==> flow/design.v <==
module damage_handler (
	input clk,
	input reset,
	input face1, face2,
	input [9:0] player_x1, player_x2,
	input [9:0] player_y1, player_y2,
	input [8:0] action1, action2,
	input summoned_ball1, summoned_ball2,
	input ball_face1, ball_face2,
	input [9:0] ball_x1, ball_x2, ball_y1, ball_y2,
	output logic [3:0] hit1, hit2,
	output logic [9:0] player_dmg1, player_dmg2
);
always_ff @ (posedge clk or posedge reset) begin
	if (reset) begin
		hit2 <= 0;
		player_dmg2 <= 0;
	end
	else begin
		if (hit2 == 0) begin
			if (((action1 >= 102 && action1 <= 113) || (action1 >= 126 && action1 <= 137) || (action1 >= 150 && action1 <= 161)) && player_y1 + 10'd80 >= player_y2) begin
				if (face1 == 1 && player_x1 >= player_x2 + 10'd10 && player_x1 < player_x2 + 10'd50) begin
					player_dmg2 <= 10;
					hit2 <= 12;
				end
				else if (face1 == 0 && player_x1 + 10'd10 <= player_x2 && player_x1 + 10'd50 > player_x2) begin
					player_dmg2 <= 10;
					hit2 <= 12;
				end
			end
		end
		else begin
			player_dmg2 <= 0;
			hit2 <= hit2 - 4'd1;
		end
		if (summoned_ball1 && ball_y1 >= player_y2 + 10'd40) begin
			if (ball_face1 == 1 && ball_x1 + 10'd10 >= player_x2 && ball_x1 < player_x2 + 10'd20)
				player_dmg2 <= player_dmg2 + 10'd1;
			else if (ball_face1 == 0 && ball_x1 <= player_x2 + 10'd10 && ball_x1 + 10'd20 > player_x2)
				player_dmg2 <= player_dmg2 + 10'd1;
		end
	end
end
always_ff @ (posedge clk or posedge reset) begin
	if (reset) begin
		hit1 <= 0;
		player_dmg1 <= 0;
	end		
	else begin
		if (hit1 == 0) begin
			if (((action2 >= 102 && action2 <= 113) || (action2 >= 126 && action2 <= 137) || (action2 >= 150 && action2 <= 161)) && player_y2 + 10'd80 >= player_y1) begin
				if (face2 == 1 && player_x2 >= player_x1 + 10'd10 && player_x2 < player_x1 + 10'd50) begin
					player_dmg1 <= 10;
					hit1 <= 12;
				end
				else if (face2 == 0 && player_x2 + 10'd10 <= player_x1 && player_x2 + 10'd50 > player_x1) begin
					player_dmg1 <= 10;
					hit1 <= 12;
				end
			end
		end
		else begin
			player_dmg1 <= 0;
			hit1 <= hit1 - 4'd1;
		end
		if (summoned_ball2 && ball_y2 >= player_y1 + 10'd40) begin
			if (ball_face2 == 1 && ball_x2 + 10'd10 >= player_x1 && ball_x2 < player_x1 + 10'd20)
				player_dmg1 <= player_dmg1 + 10'd1;
			else if (ball_face2 == 0 && ball_x2 <= player_x1 + 10'd10 && ball_x2 + 10'd20 > player_x1)
				player_dmg1 <= player_dmg1 + 10'd1;
		end
	end
end
endmodule 
# Step by step through the tools: damage_handler
# What the tools print for damage_handler, step after step.
# Line numbers count from 1 in the design file above.
# Library cell names are shortened.
# The mark -- stands for no value.
[inputs] top="damage_handler" clk_port="clk" cell_library="sky130hd" pvt_corner="tt_025C_1v80"

# Word-level counts
# Yosys after proc, flatten, opt, wreduce and memory -nomap, before mapping. Memory bits, and registers merged into a memory's read port (data or address), are not among the register bits. Print and check cells are not counted. Equal cells are merged and count once.
[word_totals] register_bits=28 in_bits=106 output_inout_bits=28 word_cells=118
[classes] addsub=18 cmp=32 equal=4 muxes=22 bitwise=4 n_reduce_logical=34
[ops] op="10-bit 2-to-1 mux" n=14
[ops] op="10-bit greater-or-equal comparator" n=8
[ops] op="10-bit > comparator" n=4
[ops] op="10-bit less-or-equal comparator" n=4
[ops] op="10-bit < comparator" n=4
[ops] op="10-bit by 4-bit adder with 10-bit output with constant B" n=4
[ops] op="10-bit by 5-bit adder with 10-bit output with constant B" n=4
[ops] op="10-bit by 6-bit adder with 10-bit output with constant B" n=4
[ops] op="9-bit by 7-bit greater-or-equal comparator with 1-bit output with constant B" n=4
[ops] op="9-bit by 8-bit less-or-equal comparator with 1-bit output with constant B" n=4
[ops] op="4-bit 2-to-1 mux" n=8
[ops] op="1-bit logical AND" n=26
[ops] op="10-bit by 1-bit adder with 10-bit output with constant B" n=2
[ops] op="10-bit by 7-bit adder with 10-bit output with constant B" n=2
[ops] op="9-bit by 7-bit less-or-equal comparator with 1-bit output with constant B" n=2
[ops] op="9-bit by 8-bit greater-or-equal comparator with 1-bit output with constant B" n=2
[ops] op="4-bit by 1-bit subtractor with 4-bit output with constant B" n=2
[ops] op="4-bit zero test" n=2
[ops] op="3-bit by 1-bit != test with 1-bit output with constant B" n=2
[ops] op="1-bit logical OR" n=4
[ops] op="1-bit inverter" n=4
[ops] op="2-bit by 1-bit != test with 1-bit output with constant B" n=2
[ops] op="2-bit AND reduction" n=2

# Depth
# Depth = most cells in a row (Yosys ltp): at word level without a register or memory, in the mapped netlist without a sequential cell, where the memories' decode and read muxes count.
[depth] depth_word=11 abc_area=0 ltp_mapped=17

# Mapped cells and area
# Yosys stat after the flow's synthesis: flattened, memories mapped to cells. It holds for the ABC_AREA given above (unset counts as 0); a run with the other value may have another netlist.
[by_type] type="ha_1" n=156 type_area_um2=1.95E+03
[by_type] type="dfrtp_1" n=28 type_area_um2=700.672
[by_type] type="xnor2_1" n=71 type_area_um2=621.846
[by_type] type="inv_1" n=77 type_area_um2=289.027
[by_type] type="o21ai_0" n=54 type_area_um2=270.259
[by_type] type="a21oi_1" n=50 type_area_um2=250.24
[by_type] type="nand2_1" n=60 type_area_um2=225.216
[by_type] type="nor2_1" n=52 type_area_um2=195.187
[by_type] type="a21o_1" n=21 type_area_um2=157.651
[by_type] type="a211oi_1" n=17 type_area_um2=127.622
[by_type] type="xor2_1" n=14 type_area_um2=122.618
[by_type] type="nand2b_1" n=19 type_area_um2=118.864
[by_type] type="nand3_1" n=21 type_area_um2=105.101
[by_type] type="nand4_1" n=15 type_area_um2=93.84
[by_type] type="nor3_1" n=18 type_area_um2=90.086
[by_type] type="and3_1" n=13 type_area_um2=81.328
[by_type] type="a31o_2" n=9 type_area_um2=78.826
[by_type] type="nor2b_1" n=11 type_area_um2=68.816
# Not listed: further types 44, cells in them 134.
[synth_totals] cells=840 mapped_area_um2=6561.3 ffs=28 n_buf=20

# Path before layout
# OpenSTA on the mapped netlist: ideal clock, no wires. The path of least setup slack (recovery checks aside). Input and output delay are each 20% of the period. Register names are those of the netlist, which keeps one name where synthesis merged equal registers.
[synth_timing] path_kind="input -> register" startpoint="input port player_x1[4]" endpoint="register player_dmg1[6]" clock_period_ns=4.81 in_delay_ns=0.962 setup_time_ns=0.124 launch_ns=0.962 t_arrival_ns=4.323 path_slack_ns=0.363 delay_ns=3.485 driving_pins=14 period_less_setup_slack_ns=4.447
# "delay_ns" is the arrival time less input delay plus setup time.
# "driving_pins": output pins that drive a net of the path, with the launching flip-flop's if there is one; two outputs of one cell count as two.
# "period_less_setup_slack_ns" = period - worst setup slack (recovery checks aside). The figure is calculated, with input and output delays left at 20% of the set period.
# The rows between start and end are the longest chain of elaborated cells between them; the timing report does not say that the signal goes this way. Where chains are equally long, one stands for them.
# A line is the first line of the expression or statement that the cell stems from. Yosys adds cells for indexed reads and writes and turns some case tables into memories.
# A register here has more assigning lines than the two given.
[synth_between] cell_sequence="buf_1 o21ai_0 nor2_1 xnor2_1 ha_1 or3b_1 a32oi_1 nor3_1 or3_1 or4b_1 a311o_1 and4_1 buf_2 a211o_1" elab_chain_cells=10 cone_cells=26
[synth_rtl] element="start, declared" line_no=5 source="input [9:0] player_x1, player_x2,"
[synth_rtl] element="10-bit by 4-bit adder with 10-bit output" line_no=52 source="if (face2 == 1 && player_x2 >= player_x1 + 10'd10 && player_x2 < player_x1 + 10'd50) begin"
[synth_rtl] element="10-bit greater-or-equal comparator" line_no=52
[synth_rtl] element="1-bit logical AND (2 in a row)" line_no=52
[synth_rtl] element="10-bit 2-to-1 mux" line_no=52
[synth_rtl] element="10-bit 2-to-1 mux" line_no=51 source="if (((action2 >= 102 && action2 <= 113) || (action2 >= 126 && action2 <= 137) || (action2 >= 150 && action2 <= ..."
[synth_rtl] element="10-bit 2-to-1 mux" line_no=50 source="if (hit1 == 0) begin"
[synth_rtl] element="10-bit 2-to-1 mux" line_no=69 source="else if (ball_face2 == 0 && ball_x2 <= player_x1 + 10'd10 && ball_x2 + 10'd20 > player_x1)"
[synth_rtl] element="10-bit 2-to-1 mux" line_no=67 source="if (ball_face2 == 1 && ball_x2 + 10'd10 >= player_x1 && ball_x2 < player_x1 + 10'd20)"
[synth_rtl] element="10-bit 2-to-1 mux" line_no=66 source="if (summoned_ball2 && ball_y2 >= player_y1 + 10'd40) begin"
[synth_rtl] element="end, assigned" line_no=68 source="player_dmg1 <= player_dmg1 + 10'd1;"
[synth_rtl] element="end, assigned" line_no=70 source="player_dmg1 <= player_dmg1 + 10'd1;"
[synth_rtl] element="end, declared" line_no=12 source="output logic [9:0] player_dmg1, player_dmg2"

# Timing after layout
# From the final timing report of run 1: the path of least setup slack in the routed layout; clock arrival at registers is part of the times.
[layout_timing] path_kind="input -> register" startpoint="input port player_x1[1]" endpoint="register player_dmg1[9]" clock_period_ns=2.96 in_delay_ns=0.59 setup_time_ns=0.11 launch_ns=0.59 t_arrival_ns=3.97 path_slack_ns=-0.86 driving_pins=14
# The rows between start and end are the longest chain of elaborated cells between them; the timing report does not say that the signal goes this way. Where chains are equally long, one stands for them.
# A register here has more assigning lines than the two given.
[layout_between] cell_sequence="buf_8 ha_4 o21ai_4 nor2_4 xnor2_2 ha_1 or3b_1 a32oi_2 nor3_2 or3_4 or4b_1 a311o_2 and4_4 a211o_1" elab_chain_cells=10 cone_cells=26
[layout_rtl] element="start, declared" line_no=5 source="input [9:0] player_x1, player_x2,"
[layout_rtl] element="10-bit by 4-bit adder with 10-bit output" line_no=52 source="if (face2 == 1 && player_x2 >= player_x1 + 10'd10 && player_x2 < player_x1 + 10'd50) begin"
[layout_rtl] element="10-bit greater-or-equal comparator" line_no=52
[layout_rtl] element="1-bit logical AND (2 in a row)" line_no=52
[layout_rtl] element="10-bit 2-to-1 mux" line_no=52
[layout_rtl] element="10-bit 2-to-1 mux" line_no=51 source="if (((action2 >= 102 && action2 <= 113) || (action2 >= 126 && action2 <= 137) || (action2 >= 150 && action2 <= ..."
[layout_rtl] element="10-bit 2-to-1 mux" line_no=50 source="if (hit1 == 0) begin"
[layout_rtl] element="10-bit 2-to-1 mux" line_no=69 source="else if (ball_face2 == 0 && ball_x2 <= player_x1 + 10'd10 && ball_x2 + 10'd20 > player_x1)"
[layout_rtl] element="10-bit 2-to-1 mux" line_no=67 source="if (ball_face2 == 1 && ball_x2 + 10'd10 >= player_x1 && ball_x2 < player_x1 + 10'd20)"
[layout_rtl] element="10-bit 2-to-1 mux" line_no=66 source="if (summoned_ball2 && ball_y2 >= player_y1 + 10'd40) begin"
[layout_rtl] element="end, assigned" line_no=68 source="player_dmg1 <= player_dmg1 + 10'd1;"
[layout_rtl] element="end, assigned" line_no=70 source="player_dmg1 <= player_dmg1 + 10'd1;"
[layout_rtl] element="end, declared" line_no=12 source="output logic [9:0] player_dmg1, player_dmg2"

# Flow runs of damage_handler

Module damage_handler, platform sky130hd: 2 stored runs of the flow (Yosys, OpenROAD) with differing settings, in no particular order. Input and output delays are each 20% of the period that was set; the output load is 0.01 pF.
"clock_period_reached_ns" is the run's clock period less its worst setup slack. It is reckoned from that one timing run; input and output delays stay at 20% of the period that was set.
"worst_path_time_ns": the worst setup path's part of the clock period (all of it between registers, 20% less for each end at a port) less its slack. A launch clock that arrives late makes it longer, a capture clock that arrives late makes it shorter.
"total_power_mw" is the tool's figure for a default switching activity; nothing was simulated.

[flow] run 1: files
==> flow/run.sh <==
#!/bin/bash
# the make line also repeats the synthesis and layout settings of config.mk as NAME=value (left out here)
make -C /OpenROAD-flow-scripts/flow DESIGN_CONFIG=/design/flow/config.mk WORK_HOME=/design/flow/orfs CLKGATE_MAP_FILE= finish
==> flow/config.mk <==
export PLATFORM = sky130hd
export DESIGN_NAME = damage_handler
export DESIGN_NICKNAME = damage_handler
export VERILOG_FILES = /design/flow/design.v
export SDC_FILE = /design/flow/constraint.sdc
export NUM_CORES = 4
export LEC_CHECK = 0
export ABC_AREA = 0
export CAP_MARGIN = 20
export CELL_PAD_IN_SITES_DETAIL_PLACEMENT = 1
export CELL_PAD_IN_SITES_GLOBAL_PLACEMENT = 2
export CORE_ASPECT_RATIO = 0.72
export CORE_MARGIN = 2
export CORE_UTILIZATION = 30
export MAX_ROUTING_LAYER = met5
export PLACE_DENSITY_LB_ADDON = 0.18
export SLEW_MARGIN = 20
==> flow/constraint.sdc <==
create_clock -name core_clock -period 2.96 [get_ports {clk}]
set_input_delay 0.5920 -clock core_clock [delete_from_list [all_inputs] [get_ports {clk}]]
set_output_delay 0.5920 -clock core_clock [all_outputs]
set_load 0.01 [all_outputs]

[flow] run 1: metrics
[metrics] post_synth_area_um2 = 6561.3
[metrics] total_die_area_um2 = 23085.9
[metrics] layout_stdcell_area_um2 = 10891.7
[metrics] final_util_pct = 51.2
[metrics] fin_ws_ns = -0.859
[metrics] total_negative_slack_ns = -12.936
[metrics] fin_hold_ws_ns = 0.559
[metrics] total_power_mw = 2.789
[metrics] clock_period_reached_ns = 3.819
[metrics] worst_path_time_ns = 3.23
[metrics] worst_path_kind = input -> register

[flow] run 2: files
==> flow/run.sh <==
#!/bin/bash
# the make line also repeats the synthesis and layout settings of config.mk as NAME=value (left out here)
make -C /OpenROAD-flow-scripts/flow DESIGN_CONFIG=/design/flow/config.mk WORK_HOME=/design/flow/orfs CLKGATE_MAP_FILE= finish
==> flow/config.mk <==
export PLATFORM = sky130hd
export DESIGN_NAME = damage_handler
export DESIGN_NICKNAME = damage_handler
export VERILOG_FILES = /design/flow/design.v
export SDC_FILE = /design/flow/constraint.sdc
export NUM_CORES = 4
export LEC_CHECK = 0
export CAP_MARGIN = 20
export CORE_MARGIN = 4
export CORE_UTILIZATION = 60
export CTS_CLUSTER_SIZE = 71
export PLACE_DENSITY_LB_ADDON = 0.1
export SETUP_SLACK_MARGIN = 0.9
export SLEW_MARGIN = 20
==> flow/constraint.sdc <==
create_clock -name core_clock -period 4.5 [get_ports {clk}]
set_input_delay 0.9000 -clock core_clock [delete_from_list [all_inputs] [get_ports {clk}]]
set_output_delay 0.9000 -clock core_clock [all_outputs]
set_load 0.01 [all_outputs]

[flow] run 2: metrics
[metrics] post_synth_area_um2 = 6561.3
[metrics] total_die_area_um2 = 12672.0
[metrics] layout_stdcell_area_um2 = 9161.3
[metrics] final_util_pct = 87.2
[metrics] fin_ws_ns = 0.318
[metrics] total_negative_slack_ns = 0.000
[metrics] fin_hold_ws_ns = 0.535
[metrics] total_power_mw = 1.565
[metrics] clock_period_reached_ns = 4.182
[metrics] worst_path_time_ns = 3.28
[metrics] worst_path_kind = input -> register
